==> flow/design.v <==
package coherence_cache_pkg;
    localparam INVALID        = 0;    
    localparam EXCLUSIVE      = 1;    
    localparam MODIFIED       = 2;    
    localparam SHARED         = 3;    
    localparam FORWARD        = 4;    
    parameter PROC_OP_BITS    = 1;
    parameter PR_RD           = 0;
    parameter PR_WR           = 1;
    parameter BUS_OP_BITS     = 2;
    parameter BUS_RD          = 0;
    parameter BUS_RDX         = 1;
    parameter BUS_UPGR        = 2;
    parameter BUS_NOP         = 3;
    parameter BUS_RESP_BITS   = 3;
    parameter LINE_EXIST_BIT  = 0;
    parameter FLUSH_OPT_BIT   = 1;
    parameter FLUSH_BIT       = 2;
    parameter LINE_EXIST      = (1 << LINE_EXIST_BIT);
    parameter FLUSH_OPT       = (1 << LINE_EXIST_BIT) | (1 << FLUSH_OPT_BIT);
    parameter FLUSH           = (1 << LINE_EXIST_BIT) | (1 << FLUSH_BIT);
endpackage : coherence_cache_pkg
package cacheIf_axi4_pkg;
    typedef enum {
        AxSIZE_1B    = 0,
        AxSIZE_2B    = 1,
        AxSIZE_4B    = 2,
        AxSIZE_8B    = 3,
        AxSIZE_16B   = 4,
        AxSIZE_32B   = 5,
        AxSIZE_64B   = 6,
        AxSIZE_128B  = 7
    } axsize_t;
    typedef enum {
        AxBURST_FIXED = 0,
        AxBURST_INCR  = 1,
        AxBURST_WRAP  = 2,
        AxBURST_Rsvd  = 3
    } axburst_t;
    typedef enum {
        xRESP_OKAY   = 0,
        xRESP_EXOKAY = 1,
        xRESP_SLVERR = 2,
        xRESP_DECERR = 3
    } xresp_t;
endpackage
package cyclicCache_pkg;
    typedef enum logic [1:0]
    {
        MESI_STATE_INVALID     = 'd0,
        MESI_STATE_MODIFIED    = 'd1,
        MESI_STATE_EXCLUSIVE   = 'd2,
        MESI_STATE_SHARED      = 'd3
    } mesi_state_t;
    typedef enum logic [1:0]
    {
        MESI_REQ_NULL                = 'd0,
        MESI_REQ_HANDLE_WRITE_SHARE  = 'd1,
        MESI_REQ_HANDLE_WRITE_MISS   = 'd2,
        MESI_REQ_HANDLE_READ_MISS    = 'd3
    } mesi_req_t;
    typedef enum logic [1:0]
    {
        MESI_ACT_NULL    = 'd0,
        MESI_ACT_REFILL  = 'd1,
        MESI_ACT_FORWARD = 'd2,
        MESI_ACT_REVOKE  = 'd3
    } mesi_action_t;
endpackage
package dma_axiStream_axi4_pkg_t;
    typedef enum {
        AxSIZE_1B    = 0,
        AxSIZE_2B    = 1,
        AxSIZE_4B    = 2,
        AxSIZE_8B    = 3,
        AxSIZE_16B   = 4,
        AxSIZE_32B   = 5,
        AxSIZE_64B   = 6,
        AxSIZE_128B  = 7
    } axsize_t;
    typedef enum {
        AxBURST_FIXED = 0,
        AxBURST_INCR  = 1,
        AxBURST_WRAP  = 2,
        AxBURST_Rsvd  = 3
    } axburst_t;
    typedef enum {
        xRESP_OKAY   = 0,
        xRESP_EXOKAY = 1,
        xRESP_SLVERR = 2,
        xRESP_DECERR = 3
    } xresp_t;
    typedef enum logic{
        DMA_DIR_AXI_STREAM_TO_AXI4 = 1'b0,
        DMA_DIR_AXI4_TO_AXI_STREAM = 1'b1
    }dma_axis_axi4_dir_t;
    typedef enum logic{
        DMA_DIRECT_MODE   = 1'b0,
        DMA_CIRCULAR_MODE = 1'b1
    }dma_axis_axi4_moder_t;
    typedef enum logic [3 : 0] {
        DMA_AXIS_AXI4_CTRL        = 'h0,
        DMA_AXIS_AXI4_MIN_ADDR    = 'h1,
        DMA_AXIS_AXI4_MAX_ADDR    = 'h2,
        DMA_AXIS_AXI4_DMA_START   = 'h3,
        DMA_AXIS_AXI4_DMA_LEN     = 'h4,
        DMA_AXIS_AXI4_DMA_DIR     = 'h5,
        DMA_AXIS_AXI4_DMA_MODE    = 'h6,
        DMA_AXIS_AXI4_FLUSH_FIFO  = 'h7,
        DMA_AXIS_AXI4_FIFO_STATUS = 'h8,
        DMA_AXIS_AXI4_FIFO_CNT    = 'h9,
        DMA_AXI4_AXIS_FIFO_CNT    = 'hA
    }dma_axis_axi4_regs_t;
endpackage
package mru_pkg;
    typedef enum logic [1:0]
    {
        MESI_STATE_INVALID     = 'd0,
        MESI_STATE_MODIFIED    = 'd1,
        MESI_STATE_EXCLUSIVE   = 'd2,
        MESI_STATE_SHARED      = 'd3
    } mesi_state_t;
    typedef enum logic [1:0]
    {
        MESI_REQ_NULL                = 'd0,
        MESI_REQ_HANDLE_WRITE_SHARE  = 'd1,
        MESI_REQ_HANDLE_WRITE_MISS   = 'd2,
        MESI_REQ_HANDLE_READ_MISS    = 'd3
    } mesi_req_t;
    typedef enum logic [1:0]
    {
        MESI_ACT_NULL    = 'd0,
        MESI_ACT_REFILL  = 'd1,
        MESI_ACT_FORWARD = 'd2,
        MESI_ACT_REVOKE  = 'd3
    } mesi_action_t;
endpackage
module rfifo #(
	parameter FIFO_DWIDTH		= 32, 
	parameter FIFO_DEPTH		= 16
)(
	input 										rstn,
	input 										clk,
	output logic								full,
	input 					   					we,
	input [FIFO_DWIDTH-1:0]						din,
	input 										re,
	output logic 								empty,
	output logic [FIFO_DWIDTH-1:0]				dout
);
rfifo_fifo_mem # (
	.DWIDTH	( FIFO_DWIDTH	),
	.DEPTH 	( FIFO_DEPTH	)
)
inst_rfifo_fifo_mem(
	.clk	( clk		),
	.rstn	( rstn		),
	.we		( we		),
	.din	( din		),
	.re		( re		),
	.dout	( dout		),
	.full	( full		),
	.empty	( empty		),
	.bCnt	(			)
);
endmodule
module rfifo_fifo_mem # (
	parameter DWIDTH = 32,
	parameter DEPTH  = 1024,
	parameter AFULL_THR = 3,	 
	parameter AEMPTY_THR = 3,	 
	parameter AWIDTH = $clog2(DEPTH)
)
(
	input 						clk, 
	input 						rstn, 
	input 						we, 
	input [DWIDTH-1:0]			din, 
	input 						re,
	output logic [DWIDTH-1:0]	dout,
	output logic 				full, 
	output logic 				empty,
	output logic [AWIDTH:0]		bCnt	
);
reg [AWIDTH-1:0]	wptr, rptr;
always @ (posedge clk or negedge rstn) begin 
	if (~rstn) begin 
		wptr	<= 0;
		rptr	<= 0;
		bCnt	<= 0;
	end 
	else begin 
		if (we) begin 
			wptr <= wptr + 1;
		end 
		if (re) begin 
			rptr <= rptr + 1;
		end 
		bCnt <= bCnt + we - re;
	end 
end 
rfifo_dpram #( 
    .usr_ram_style  ( "block"       ),
    .aw             ( $clog2(DEPTH) ), 
    .dw             ( DWIDTH        ), 
    .max_size       ( DEPTH         )
)
inst_rfifo_dpram(	
    .rd_clk    ( clk       ),
	.raddr     ( rptr      ),
	.dout      ( dout      ),
	.wr_clk    ( clk       ),
	.we        ( we        ),
	.din       ( din       ),
	.waddr     ( wptr      )	
);
assign full 	= (bCnt == DEPTH);
assign empty	= (bCnt == 0);
endmodule
module rfifo_dpram #( parameter usr_ram_style = "distributed", aw=16, dw=8, max_size=256)
(	
	input rd_clk,
	input [aw-1:0] raddr,
	output reg [dw-1:0] dout,
	input wr_clk,
	input we,
	input [dw-1:0] din,
	input [aw-1:0] waddr	
);
reg [dw-1:0] RAM [max_size-1:0];
    assign dout = RAM[raddr];
	always @(posedge wr_clk)
	begin
		if (we) RAM[waddr]<=din;
	end
endmodule	
Tool chain data of rfifo:

The steps from the RTL of rfifo to its reports follow in flow order.
Line numbers count from 1 in the design file above.
Operators: Yosys type, input widths -> output width; for muxes data width and select width s.
The mark - stands for no value.

* top module: rfifo
* clock input: clk
* cell library: sky130hd
* corner: tt_025C_1v80

After elaboration:

Source: Yosys, flattened and elaborated, memories not mapped. Widths are those after wreduce; folded enables and synchronous resets count as part of the registers. Registers that Yosys merges into a memory's read port (data or address) are not register bits. Print and check cells do not count. Equal cells are merged and count once.
Yosys's memory passes give these memory sizes; they may raise the number of words (mostly to a power of two), join words into wider ones and drop unused or constant bits.

* register bits: 13
* bits in writable memories: 512
* memories kept: 1
* input port bits: 36
* output and inout port bits: 34

* $add $sub $neg: 4
* equal/unequal tests: 1
* mux-type cells: 3
* reduce/logical cells: 1

Memory list
* inst_rfifo_fifo_mem.inst_rfifo_dpram.RAM: depth 16, bits a word 32, read ports 1, write ports 1, RTL line 230 `reg [dw-1:0] RAM [max_size-1:0];`

Operator list (number)
* $mux 32: 1
* $add 4x1->4 const B: 2
* $add 5x1->5: 1
* $sub 5x1->5: 1
* $eq 5x5->1 const B: 1
* $logic_not 5->1: 1
* $mux 4: 1
* $mux 1: 1

Depth:

Yosys ltp: most cells in a row. Word level: on the elaborated netlist, between registers, memories and ports. Mapped: between sequential cells and ports; inverters and the memories' decode and read muxes count.

* word-level depth: 2
* ABC_AREA: 0
* depth in mapped cells: 10
* depth with buffers taken out: 10

Synthesis result:

Yosys stat after the flow's synthesis: flattened, memories mapped to cells. It holds for the ABC_AREA given above (unset counts as 0); a run with the other value may have another netlist.
The area totals of this step are shown rounded.

* cell count: 873
* chip area (Yosys): 19900 um^2
* area of sequential cells: 15700 um^2
* flip-flops: 525
* buffers: 47

Cell types (number)
* sky130_fd_sc_hd__edfxtp_1: 512
* sky130_fd_sc_hd__mux4_2: 128
* sky130_fd_sc_hd__a22oi_1: 64
* sky130_fd_sc_hd__dfrtp_1: 13
* sky130_fd_sc_hd__nand2_1: 41
* sky130_fd_sc_hd__ha_1: 11
* sky130_fd_sc_hd__clkbuf_1: 29
* sky130_fd_sc_hd__buf_6: 5
* sky130_fd_sc_hd__nor2_1: 15
* sky130_fd_sc_hd__xnor2_1: 6
* sky130_fd_sc_hd__buf_4: 6
* sky130_fd_sc_hd__inv_1: 11
* sky130_fd_sc_hd__xor2_1: 4
* sky130_fd_sc_hd__nand2b_1: 5
* sky130_fd_sc_hd__buf_2: 4
* sky130_fd_sc_hd__fa_1: 1
* sky130_fd_sc_hd__nand4_1: 2
* sky130_fd_sc_hd__nor2b_1: 2

Not listed: further types 10, cells in them 14.
The figures by module come from a second, unflattened synthesis with its own total; it is not the netlist above.

* cell total of the unflattened synthesis: 860
* area total of the unflattened synthesis: 19900 um^2

Each row is one instance without its submodules.

By module
* rfifo_dpram: times used 1, cells 806, area 19200 um^2
* rfifo_fifo_mem: times used 1, cells 54, area 661 um^2
* rfifo: times used 1, cells 0, area 0.0 um^2

Worst setup path after synthesis:

Path of least setup slack by OpenSTA after synthesis, without wires, with an ideal clock, recovery checks aside; 20% of the period is set as input and as output delay. Where synthesis merged equal registers, the netlist keeps one of their names.

* kind: input -> register
* start point: input we
* end point: memory inst_rfifo_fifo_mem.inst_rfifo_dpram.RAM[0][0]
* period: 3960 ps
* input delay: 792 ps
* setup time: 461 ps
* launch time at the first pin: 792 ps
* arrival: 3405 ps
* setup slack: 94 ps
* delay of the path: 3074 ps
* driving pins on the path: 3
* period reached after synthesis: 3866 ps

"delay of the path" = arrival - input delay + setup time.
"driving pins on the path" counts driving pins, that of a launching flip-flop among them; a cell with two outputs on the path counts twice.
"period reached after synthesis" = period - worst setup slack (recovery checks aside). The figure is calculated, with input and output delays left at 20% of the set period.
The rows between start and end are the longest chain of elaborated cells between them; the timing report does not say that the signal goes this way. Where chains are equally long, one stands for them.
A line is the first line of the expression or statement that the cell stems from. Yosys adds cells for indexed reads and writes and turns some case tables into memories.
The path ends at the enable pin of a flip-flop; only ways to that pin are counted.

* cells stage by stage: sky130_fd_sc_hd__clkbuf_1 > sky130_fd_sc_hd__nand2_1 > sky130_fd_sc_hd__nor3_1
* cells in the longest elaborated chain: 1

Ends and longest elaborated chain, post-synthesis
* from (decl): RTL line 145 `input we,`
* $mux 4: RTL line 234 `if (we) RAM[waddr]<=din;`
* to (decl): RTL line 230 `reg [dw-1:0] RAM [max_size-1:0];`

Worst path after layout:

From the final timing report of entry A: the path of least setup slack in the routed layout; clock arrival at registers is part of the times.
The report prints the path's times to 10 ps; the period is as set.

* kind: register -> output
* start point: register inst_rfifo_fifo_mem.rptr[2]
* end point: output dout[18]
* period: 6770 ps
* external output delay: 1350 ps
* launch time at the first pin: 590 ps
* arrival: 3270 ps
* setup slack: 2150 ps
* driving pins on the path: 6

The rows between start and end are the longest chain of elaborated cells between them; the timing report does not say that the signal goes this way. Where chains are equally long, one stands for them.
The chain passes a memory read, where the word-level depth is cut; so it can be longer than that depth.

* cells stage by stage: sky130_fd_sc_hd__dfrtp_1 > sky130_fd_sc_hd__nor2_1 > sky130_fd_sc_hd__clkbuf_1 > sky130_fd_sc_hd__a22oi_1 > sky130_fd_sc_hd__nand2_1 > sky130_fd_sc_hd__clkdlybuf4s50_1
* cells in the longest elaborated chain: 1

Ends and longest elaborated chain, post-layout
* from (decl): RTL line 185 `reg [AWIDTH-1:0] wptr, rptr;`
* from (assign): RTL line 189 `rptr <= 0;`
* from (assign): RTL line 197 `rptr <= rptr + 1;`
* $mem_v2 16x32: RTL line 230 `reg [dw-1:0] RAM [max_size-1:0];`
* to (decl): RTL line 149 `output logic [FIFO_DWIDTH-1:0] dout`

==> results <==
Below are 2 stored runs of the flow (Yosys, OpenROAD; platform sky130hd) on rfifo, each with its settings and what was measured, unordered. Constraints: input delay and output delay 20% of the set period each, output load 0.01 pF.
"period reached" means the clock period less the worst setup slack. The figure is calculated, with input and output delays left at 20% of the set period.
"allowed time less slack (worst setup path)" is the time allowed to the run's worst setup path (the clock period less input and output delay, where it has them) less its slack. Clock arrival times count: a late capture clock shortens it, a late launch clock lengthens it.
"allowed time less slack (worst setup path)" is known to 10 ps.
Measured values are rounded.

### Entry A

Settings: `period_ns=6.77`, `CORE_UTILIZATION=23`, `SETUP_SLACK_MARGIN=2.02`, `PLACE_DENSITY_LB_ADDON=0.19`, `CORE_MARGIN=4`, `CELL_PAD_IN_SITES_GLOBAL_PLACEMENT=3`, `TNS_END_PERCENT=65`, `GPL_TIMING_DRIVEN=0`, `CTS_CLUSTER_DIAMETER=70`, `MAX_ROUTING_LAYER=met5`, `CAP_MARGIN=20`, `SLEW_MARGIN=20`

- Synthesized cell area: 19900 um^2
- Period reached: 4623 ps
- Overall die area: 91400 um^2
- Final design utilization: 0.289
- Allowed time less slack (worst setup path): 3270 ps
- Critical path type: register -> output
- Lowest setup slack: 2150 ps
- Sum of negative setup slack: 0 ps
- Worst-case hold slack: 537 ps

### Entry B

Settings: `period_ns=4.63`, `CORE_UTILIZATION=66`, `SETUP_SLACK_MARGIN=1.21`, `CORE_ASPECT_RATIO=1.84`, `CELL_PAD_IN_SITES_GLOBAL_PLACEMENT=2`, `CELL_PAD_IN_SITES_DETAIL_PLACEMENT=0`, `TNS_END_PERCENT=30`, `ABC_AREA=1`, `GPL_ROUTABILITY_DRIVEN=1`, `SLEW_MARGIN=5`, `MIN_ROUTING_LAYER=met2`, `CAP_MARGIN=20`, `CORE_MARGIN=2`

No results, placement failed with GPL-0301.
