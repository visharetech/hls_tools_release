==> flow/design.v <==
package coherence_cache_pkg;
    localparam INVALID        = 0;    
    localparam EXCLUSIVE      = 1;    
    localparam MODIFIED       = 2;    
    localparam SHARED         = 3;    
    localparam FORWARD        = 4;    
    parameter PROC_OP_BITS    = 1;
    parameter PR_RD           = 0;
    parameter PR_WR           = 1;
    parameter BUS_OP_BITS     = 2;
    parameter BUS_RD          = 0;
    parameter BUS_RDX         = 1;
    parameter BUS_UPGR        = 2;
    parameter BUS_NOP         = 3;
    parameter BUS_RESP_BITS   = 3;
    parameter LINE_EXIST_BIT  = 0;
    parameter FLUSH_OPT_BIT   = 1;
    parameter FLUSH_BIT       = 2;
    parameter LINE_EXIST      = (1 << LINE_EXIST_BIT);
    parameter FLUSH_OPT       = (1 << LINE_EXIST_BIT) | (1 << FLUSH_OPT_BIT);
    parameter FLUSH           = (1 << LINE_EXIST_BIT) | (1 << FLUSH_BIT);
endpackage : coherence_cache_pkg
package cacheIf_axi4_pkg;
    typedef enum {
        AxSIZE_1B    = 0,
        AxSIZE_2B    = 1,
        AxSIZE_4B    = 2,
        AxSIZE_8B    = 3,
        AxSIZE_16B   = 4,
        AxSIZE_32B   = 5,
        AxSIZE_64B   = 6,
        AxSIZE_128B  = 7
    } axsize_t;
    typedef enum {
        AxBURST_FIXED = 0,
        AxBURST_INCR  = 1,
        AxBURST_WRAP  = 2,
        AxBURST_Rsvd  = 3
    } axburst_t;
    typedef enum {
        xRESP_OKAY   = 0,
        xRESP_EXOKAY = 1,
        xRESP_SLVERR = 2,
        xRESP_DECERR = 3
    } xresp_t;
endpackage
package cyclicCache_pkg;
    typedef enum logic [1:0]
    {
        MESI_STATE_INVALID     = 'd0,
        MESI_STATE_MODIFIED    = 'd1,
        MESI_STATE_EXCLUSIVE   = 'd2,
        MESI_STATE_SHARED      = 'd3
    } mesi_state_t;
    typedef enum logic [1:0]
    {
        MESI_REQ_NULL                = 'd0,
        MESI_REQ_HANDLE_WRITE_SHARE  = 'd1,
        MESI_REQ_HANDLE_WRITE_MISS   = 'd2,
        MESI_REQ_HANDLE_READ_MISS    = 'd3
    } mesi_req_t;
    typedef enum logic [1:0]
    {
        MESI_ACT_NULL    = 'd0,
        MESI_ACT_REFILL  = 'd1,
        MESI_ACT_FORWARD = 'd2,
        MESI_ACT_REVOKE  = 'd3
    } mesi_action_t;
endpackage
package dma_axiStream_axi4_pkg_t;
    typedef enum {
        AxSIZE_1B    = 0,
        AxSIZE_2B    = 1,
        AxSIZE_4B    = 2,
        AxSIZE_8B    = 3,
        AxSIZE_16B   = 4,
        AxSIZE_32B   = 5,
        AxSIZE_64B   = 6,
        AxSIZE_128B  = 7
    } axsize_t;
    typedef enum {
        AxBURST_FIXED = 0,
        AxBURST_INCR  = 1,
        AxBURST_WRAP  = 2,
        AxBURST_Rsvd  = 3
    } axburst_t;
    typedef enum {
        xRESP_OKAY   = 0,
        xRESP_EXOKAY = 1,
        xRESP_SLVERR = 2,
        xRESP_DECERR = 3
    } xresp_t;
    typedef enum logic{
        DMA_DIR_AXI_STREAM_TO_AXI4 = 1'b0,
        DMA_DIR_AXI4_TO_AXI_STREAM = 1'b1
    }dma_axis_axi4_dir_t;
    typedef enum logic{
        DMA_DIRECT_MODE   = 1'b0,
        DMA_CIRCULAR_MODE = 1'b1
    }dma_axis_axi4_moder_t;
    typedef enum logic [3 : 0] {
        DMA_AXIS_AXI4_CTRL        = 'h0,
        DMA_AXIS_AXI4_MIN_ADDR    = 'h1,
        DMA_AXIS_AXI4_MAX_ADDR    = 'h2,
        DMA_AXIS_AXI4_DMA_START   = 'h3,
        DMA_AXIS_AXI4_DMA_LEN     = 'h4,
        DMA_AXIS_AXI4_DMA_DIR     = 'h5,
        DMA_AXIS_AXI4_DMA_MODE    = 'h6,
        DMA_AXIS_AXI4_FLUSH_FIFO  = 'h7,
        DMA_AXIS_AXI4_FIFO_STATUS = 'h8,
        DMA_AXIS_AXI4_FIFO_CNT    = 'h9,
        DMA_AXI4_AXIS_FIFO_CNT    = 'hA
    }dma_axis_axi4_regs_t;
endpackage
package mru_pkg;
    typedef enum logic [1:0]
    {
        MESI_STATE_INVALID     = 'd0,
        MESI_STATE_MODIFIED    = 'd1,
        MESI_STATE_EXCLUSIVE   = 'd2,
        MESI_STATE_SHARED      = 'd3
    } mesi_state_t;
    typedef enum logic [1:0]
    {
        MESI_REQ_NULL                = 'd0,
        MESI_REQ_HANDLE_WRITE_SHARE  = 'd1,
        MESI_REQ_HANDLE_WRITE_MISS   = 'd2,
        MESI_REQ_HANDLE_READ_MISS    = 'd3
    } mesi_req_t;
    typedef enum logic [1:0]
    {
        MESI_ACT_NULL    = 'd0,
        MESI_ACT_REFILL  = 'd1,
        MESI_ACT_FORWARD = 'd2,
        MESI_ACT_REVOKE  = 'd3
    } mesi_action_t;
endpackage
module innerloop # (
	parameter LEN_DWIDTH = 32,
	parameter INC_DWIDTH = 16, 	 
    parameter ENABLE_PIPELINE = 1,
	localparam CMD_LOOP_INIT_BITS  = LEN_DWIDTH, 
	localparam CMD_LOOP_LEN_BITS   = LEN_DWIDTH,
	localparam CMD_LOOP_INC_BITS   = INC_DWIDTH + 3
)
(
	input 							clk,
	input 							rstn,
	input 							cmd_start,
	input [CMD_LOOP_INIT_BITS-1:0]	cmd_loop_init_i,
	input [CMD_LOOP_LEN_BITS-1:0]	cmd_loop_len_i,
	input [CMD_LOOP_INC_BITS-1:0]	cmd_loop_inc_i,
	output logic 					cmd_loop_idle_o,
	output logic 					cmd_loop_done_o,
	output logic					ap_start,
	input   						ap_done,
	input  	 						ap_idle,
	input   						ap_ready,
	input 							ap_return,
	output logic [LEN_DWIDTH-1:0]	ap_idx
);
logic 					cmd_start_r;  
logic [LEN_DWIDTH-1:0]	cmd_loopInit, cmd_loopInit_r;
logic [LEN_DWIDTH-1:0]	cmd_loopLen, cmd_loopLen_r;
logic [INC_DWIDTH-1:0]	cmd_loopInc, cmd_loopInc_r;
logic 					cmd_loopBreak_en, cmd_loopBreak_en_r;
logic 					cmd_loopIdx_ascend, cmd_loopIdx_ascend_r;
logic 					cmd_loopStart, cmd_loopStart_r;
logic 					cmd_loop_done;
logic 					running, running_r;
logic [LEN_DWIDTH-1:0]	loopCnt;
logic [LEN_DWIDTH-1:0]	loopCnt_r;
logic 					break0;
logic 					break1;
always @ (posedge clk or negedge rstn) begin
	if (~rstn) begin
		cmd_loopInit_r <= 0;
		cmd_loopLen_r <= 0;
		{cmd_loopInc_r, cmd_loopIdx_ascend_r, cmd_loopBreak_en_r, cmd_loopStart_r} <= 0; 
	end
	else begin
		cmd_loopInit_r <= cmd_loopInit;
		cmd_loopLen_r <= cmd_loopLen;
		{cmd_loopInc_r, cmd_loopIdx_ascend_r, cmd_loopBreak_en_r, cmd_loopStart_r} <= {cmd_loopInc, cmd_loopIdx_ascend, cmd_loopBreak_en, cmd_loopStart}; 
	end
end
always_comb begin 
	cmd_loopInit = cmd_loopInit_r;
	cmd_loopLen  = cmd_loopLen_r;
	{cmd_loopInc, cmd_loopIdx_ascend, cmd_loopBreak_en, cmd_loopStart} = {cmd_loopInc_r, cmd_loopIdx_ascend_r, cmd_loopBreak_en_r, cmd_loopStart_r};
	if (cmd_start) begin 
		cmd_loopInit = cmd_loop_init_i;
		cmd_loopLen  = cmd_loop_len_i -1;
		{cmd_loopInc, cmd_loopIdx_ascend, cmd_loopBreak_en, cmd_loopStart} = cmd_loop_inc_i;
	end 
	if (cmd_loop_done) begin
		cmd_loopStart = 0;
   		cmd_loopLen	  = -1;
	end
    cmd_loop_idle_o	= ~cmd_loopStart_r;
end 
always @ (posedge clk or negedge rstn) begin
	if (~rstn) begin
		running_r		<= 0;
		loopCnt_r		<= 0;
	end
	else begin
		running_r		<= running;
		loopCnt_r		<= (cmd_start) ? cmd_loopInit : loopCnt;
	end
end
always_comb begin
	running = running_r;
	loopCnt = loopCnt_r;
	if (ENABLE_PIPELINE) begin  
		ap_start = ~running_r & cmd_loopStart_r;
		if (ap_start & ap_ready) begin
			running = 1;
			loopCnt = loopCnt_r + cmd_loopInc_r;
			if (cmd_loop_done) begin
				loopCnt = 0;
			end
		end
		if (running & ap_ready) begin
			running = 0;
		end
	end 
	else begin  
		ap_start = ~running_r & cmd_loopStart_r;
		running = 1 & cmd_loopStart_r;
		if (ap_done) begin
			running = 0;
			loopCnt = loopCnt_r + cmd_loopInc_r;
			if (cmd_loop_done) begin
				loopCnt = 0;
			end
		end
	end 
	ap_idx = (cmd_loopIdx_ascend) ? loopCnt_r : (cmd_loopLen_r - loopCnt_r);
end
assign break0 = (loopCnt_r == cmd_loopLen_r);
assign break1 = (cmd_loopBreak_en & ap_done & ap_return);
assign cmd_loop_done =  break0 | break1;
assign cmd_loop_done_o = cmd_loop_done & ~cmd_loop_idle_o;
endmodule
-- Tool chain data of innerloop
What the tools print for innerloop, step after step.
Line numbers count from 1 in the design file above.
Operators: Yosys type, input widths -> output width; for muxes data width and select width s.
Cell names lack the library's common part.
Not given: -
- design top: innerloop
- clock input: clk
- standard-cell library: sky130hd
- corner: tt_025C_1v80

-- Word level
Yosys after proc, flatten, opt, wreduce and memory -nomap, before mapping. Memory bits, and registers merged into a memory's read port (data or address), are not among the register bits. Print and check cells are not counted. Equal cells are merged and count once.
- noted bits in registers: 116
- latch bits: 0
- memory bits (writable): 0
- noted bits in read-only memories: 0
- clocked read ports x word width: 0
- memory cells at 0
- input port bits: 90
- add/subtract/negate cells: 3
- multiply operators: 0
- div/mod/pow operators: 0
- noted order comparisons: 0
- eq/ne operators at 1
- shift operators at 0
- muxes and demuxes at 13
- noted bitwise operators: 9
- reductions and logical operators: 2
- operators with widths (cell ; number):
    $mux 32 ; 7
    $sub 32x1->32 const B ; 1
    $add 32x16->32 ; 1
    $sub 32x32->32 ; 1
    $eq 32x32->1 ; 1
    $and 1x1->1 ; 6
    $mux 1 ; 6
    $reduce_bool 2->1 ; 2
    $not 1->1 ; 2
    $or 1x1->1 ; 1

-- Depth
Longest topological path by Yosys (ltp), each cell counted once; first at word level (registers and memories cut), then after technology mapping (sequential cells cut; the memories' decode and read muxes count).
- depth after elaboration: 7
- noted ABC_AREA: 0
- noted depth in mapped cells: 12

-- Mapped cells and area
Yosys stat after the flow's synthesis: flattened, memories mapped to cells. It holds for the ABC_AREA given above (unset counts as 0); a run with the other value may have another netlist.
- cell types (cell ; number ; area in all (um^2)):
    dfrtp_1 ; 84 ; 2.1E+03
    ha_1 ; 48 ; 600.576
    o21ai_0 ; 100 ; 500.48
    nand2_1 ; 129 ; 484.214
    xnor2_1 ; 43 ; 376.611
    xor2_1 ; 28 ; 245.235
    a21oi_1 ; 45 ; 225.216
    a21o_1 ; 27 ; 202.694
    mux2_2 ; 18 ; 202.694
    a22oi_1 ; 24 ; 180.173
    inv_1 ; 47 ; 176.419
    nor2_1 ; 42 ; 157.651
    clkbuf_1 ; 30 ; 112.608
    nand3_1 ; 19 ; 95.091
    nand4_1 ; 12 ; 75.072
    o21a_1 ; 10 ; 75.072
    nor4_1 ; 11 ; 68.816
    o211ai_1 ; 9 ; 67.565
Not listed: further types 49, cells in them 143.
- noted cell count: 869
- noted chip area (Yosys): 7080.5 um^2
- noted sequential area: 2102.0 um^2
- mapped flip-flops: 84

-- Path before layout
Source: OpenSTA report_checks on the synthesized netlist (no wires, ideal clock, input and output delay 20% of the period each), path of least setup slack; recovery checks are left aside. Register names are those of the netlist, which keeps one name where synthesis merged equal registers.
- path kind: register to output
- from: register cmd_loopLen_r[0]
- to: output port ap_idx[24]
- noted clock period: 5230 ps
- external output delay at 1046 ps
- arrival at 2870 ps
- data required time: 4184 ps
- noted slack: 1314 ps
- path delay at 2870 ps
- stages at 13
- noted path buffers: 0
- noted period reached after synthesis: 3916 ps
"path delay" is the arrival time less input delay plus setup time.
At an output port there is no setup time.
"stages" counts driving pins, that of a launching flip-flop among them; a cell with two outputs on the path counts twice.
"period reached after synthesis" is the clock period less the worst setup slack; recovery checks do not enter. This is arithmetic on one report: input and output delays are still those of the set period (20% each).
The rows between start and end are the longest chain of elaborated cells between them; the timing report does not say that the signal goes this way. Where chains are equally long, one stands for them.
Each line given opens the expression or statement behind the cell; cells for indexed reads and writes are added by Yosys, which also makes memories of some case tables.
- cells stage by stage: dfrtp_1 inv_1 ha_1 inv_1 fa_1 a211o_1 a2111oi_0 or3_1 o21ai_1 a221oi_1 o21ai_0 xnor2_1 o21ai_0
- noted length of the longest elaborated chain: 2
- elaborated cells on any way between the ends at 2
- those cells by class: add/sub: 1; mux: 1
- RTL lines, path after synthesis (element ; line ; text):
    start, declared ; 164 ; logic [LEN_DWIDTH-1:0] cmd_loopLen, cmd_loopLen_r;
    start, assigned ; 178 ; cmd_loopLen_r <= 0;
    start, assigned ; 183 ; cmd_loopLen_r <= cmd_loopLen;
    $sub 32x32->32 ; 239 ; ap_idx = (cmd_loopIdx_ascend) ? loopCnt_r : (cmd_loopLen_r - loopCnt_r);
    $mux 32 ; 239 ;
    end, declared ; 160 ; output logic [LEN_DWIDTH-1:0] ap_idx

Subject: flow runs of innerloop

Hi,

Module innerloop, platform sky130hd: 2 stored runs of the flow (Yosys, OpenROAD) with differing settings, in no particular order. Input and output delays are each 20% of the period that was set; the output load is 0.01 pF.

Stored run 1
Settings were period_ns = 3.09; CORE_UTILIZATION = 45; PLACE_DENSITY_LB_ADDON = 0.13; CORE_MARGIN = 2; CELL_PAD_IN_SITES_GLOBAL_PLACEMENT = 3; CELL_PAD_IN_SITES_DETAIL_PLACEMENT = 0; TNS_END_PERCENT = 70; GPL_ROUTABILITY_DRIVEN = 0; CTS_CLUSTER_SIZE = 13; CAP_MARGIN = 20; SLEW_MARGIN = 20
- not finished: placement ended with error FLW-0024

Stored run 2
Settings were period_ns = 2.41; CORE_UTILIZATION = 54; PLACE_DENSITY_LB_ADDON = 0.18; CORE_MARGIN = 7; CELL_PAD_IN_SITES_GLOBAL_PLACEMENT = 2; CELL_PAD_IN_SITES_DETAIL_PLACEMENT = 0; TNS_END_PERCENT = 25; ABC_AREA = 0; GPL_TIMING_DRIVEN = 0; CTS_CLUSTER_DIAMETER = 89; MIN_ROUTING_LAYER = met1; CAP_MARGIN = 20; SLEW_MARGIN = 20
- not finished: placement ended with error FLW-0024

Regards
